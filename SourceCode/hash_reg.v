==> flow/design.v <==
module hash_reg (
    input wire [255:0] in,
    input wire clk,
    output wire [255:0] out
);
    reg[255:0] hash_val;
    always @(posedge clk) begin
        hash_val = {hash_val[255:224] + in[255:224],
                    hash_val[223:192] + in[223:192],
                    hash_val[191:160] + in[191:160],
                    hash_val[159:128] + in[159:128],
                    hash_val[127:96] + in[127:96],
                    hash_val[95:64] + in[95:64],
                    hash_val[63:32] + in[63:32],
                    hash_val[31:0] + in[31:0] };
    end
    assign out = hash_val;
endmodule
## From RTL to reports: hash_reg

Tool output for the design above, in the order of the flow.
Lines are those of the file above, counted from 1.
Cell names lack the library's common part.
The mark - stands for no value.

- Top: hash_reg
- Clock input: clk
- Cell library: sky130hd
- Library corner: tt_025C_1v80

## Word-level counts

Yosys after proc, flatten, opt, wreduce and memory -nomap, before mapping. Enables and synchronous resets that opt folds into registers are not counted as muxes. Memory bits, and registers merged into a memory's read port (data or address), are not among the register bits. Print and check cells are not counted. Equal cells are merged and count once.

- Add/subtract/negate cells: 8
- Multiply operators: 0
- Divide/modulo/power cells: 0
- Magnitude comparators: 0
- Eq/ne operators: 0
- Shift-type cells: 0
- Mux-type cells: 0
- Bitwise logic cells: 0
- Reductions and logical operators: 0

Operators by type and width:

| cell | number |
|---|---|
| 32-bit adder | 8 |

- Register bits after elaboration: 256
- Bits in latches: 0
- Bits in writable memories: 0
- ROM bits: 0
- Clocked read ports x word width: 0
- Memories kept: 0

## Logic depth

Yosys ltp: most cells in a row. Word level: on the elaborated netlist, between registers, memories and ports. Mapped: between sequential cells and ports; inverters and the memories' decode and read muxes count.

- Depth in word-level cells: 1
- ABC_AREA: 0
- Gate-level depth with buffers: 11
- Gate-level depth less buffers: 11

## Synthesis result

Yosys stat after the flow's synthesis: flattened, memories mapped to cells. It holds for the ABC_AREA given above (unset counts as 0); a run with the other value may have another netlist.
Totals and module areas in this step are rounded.

- Mapped cells: 1,966
- Chip area (Yosys): 17,460 um2
- Mapped flip-flops: 256
- Buffers: 21

Cell types:

| type | number |
|---|---|
| dfxtp_1 | 256 |
| ha_1 | 248 |
| xnor2_1 | 158 |
| a21o_1 | 129 |
| a21oi_1 | 186 |
| xor2_1 | 72 |
| o21ai_0 | 115 |
| nor2_1 | 127 |
| nand2_1 | 112 |
| nand3_1 | 54 |
| o21bai_1 | 36 |
| o21a_1 | 35 |
| a211oi_1 | 27 |
| inv_1 | 52 |
| and3_1 | 30 |
| nand4_1 | 29 |
| fa_1 | 8 |
| a31oi_1 | 25 |

Not listed: further types 56, cells in them 267.

## Worst setup path after synthesis

Source: OpenSTA report_checks on the synthesized netlist (no wires, ideal clock, input and output delay 20% of the period each), path of least setup slack; recovery checks are left aside. Register names are those of the netlist, which keeps one name where synthesis merged equal registers.

- Kind: in2reg
- Start point: in in[32]
- End point: reg hash_val[58]
- Period: 4.21 ns
- External input delay: 0.842 ns
- Library setup time: 0.123 ns
- Data arrival time: 3.384 ns
- Path slack: 0.702 ns
- Path delay: 2.665 ns
- Stages on the path: 11
- Path buffers: 0
- Synthesis period reached: 3.508 ns

"path delay" is the arrival time less input delay plus setup time.
"stages on the path": output pins that drive a net of the path, with the launching flip-flop's if there is one; two outputs of one cell count as two.
"synthesis period reached" is the clock period less the worst setup slack; recovery checks do not enter. This is arithmetic on one report: input and output delays are still those of the set period (20% each).
Between the ends stands the longest chain of elaborated cells between them, by number of cells; it is not shown to be the way that was timed. Of several equally long chains one is given.
Each line given opens the expression or statement behind the cell; cells for indexed reads and writes are added by Yosys, which also makes memories of some case tables.

- Path through: ha_1 fa_1 a211o_1 a2111oi_0 o21a_1 a21o_2 o211ai_2 a2111oi_2 or2_2 o21bai_1 xor2_1
- Length of the longest elaborated chain: 1

RTL lines, path after synthesis:

| item | line | source |
|---|---|---|
| start, declared | 2 | `input wire [255:0] in,` |
| 32-bit adder | 14 | `hash_val[63:32] + in[63:32],` |
| end, assigned | 8 | `hash_val = {hash_val[255:224] + in[255:224],` |
| end, declared | 6 | `reg[255:0] hash_val;` |

## Implementation results

Record of 2 stored runs of the RTL-to-layout flow on hash_reg, platform sky130hd. The runs are unordered. Constraints: input delay and output delay 20% of the set period each, output load 0.01 pF.
A setting shown as . is not set for that run.

| name | flow run A | flow run B |
|---|---|---|
| period_ns | 3.06 | 4.22 |
| CORE_UTILIZATION | 57 | 63 |
| SETUP_SLACK_MARGIN | 0.31 | 1.0 |
| PLACE_DENSITY_LB_ADDON | 0.15 | 0.22 |
| CORE_MARGIN | 9 | 2 |
| ABC_AREA | 0 | . |
| GPL_ROUTABILITY_DRIVEN | 1 | . |
| CTS_CLUSTER_SIZE | 91 | . |
| CTS_CLUSTER_DIAMETER | 58 | 194 |
| MAX_ROUTING_LAYER | met5 | . |
| CAP_MARGIN | 20 | 20 |
| SLEW_MARGIN | 20 | 20 |
| CORE_ASPECT_RATIO | . | 0.79 |
| CELL_PAD_IN_SITES_GLOBAL_PLACEMENT | . | 2 |
| CELL_PAD_IN_SITES_DETAIL_PLACEMENT | . | 0 |

Flow run A: no final report: routing broke off with GRT-0232
Flow run B: no final report: placement broke off with FLW-0024
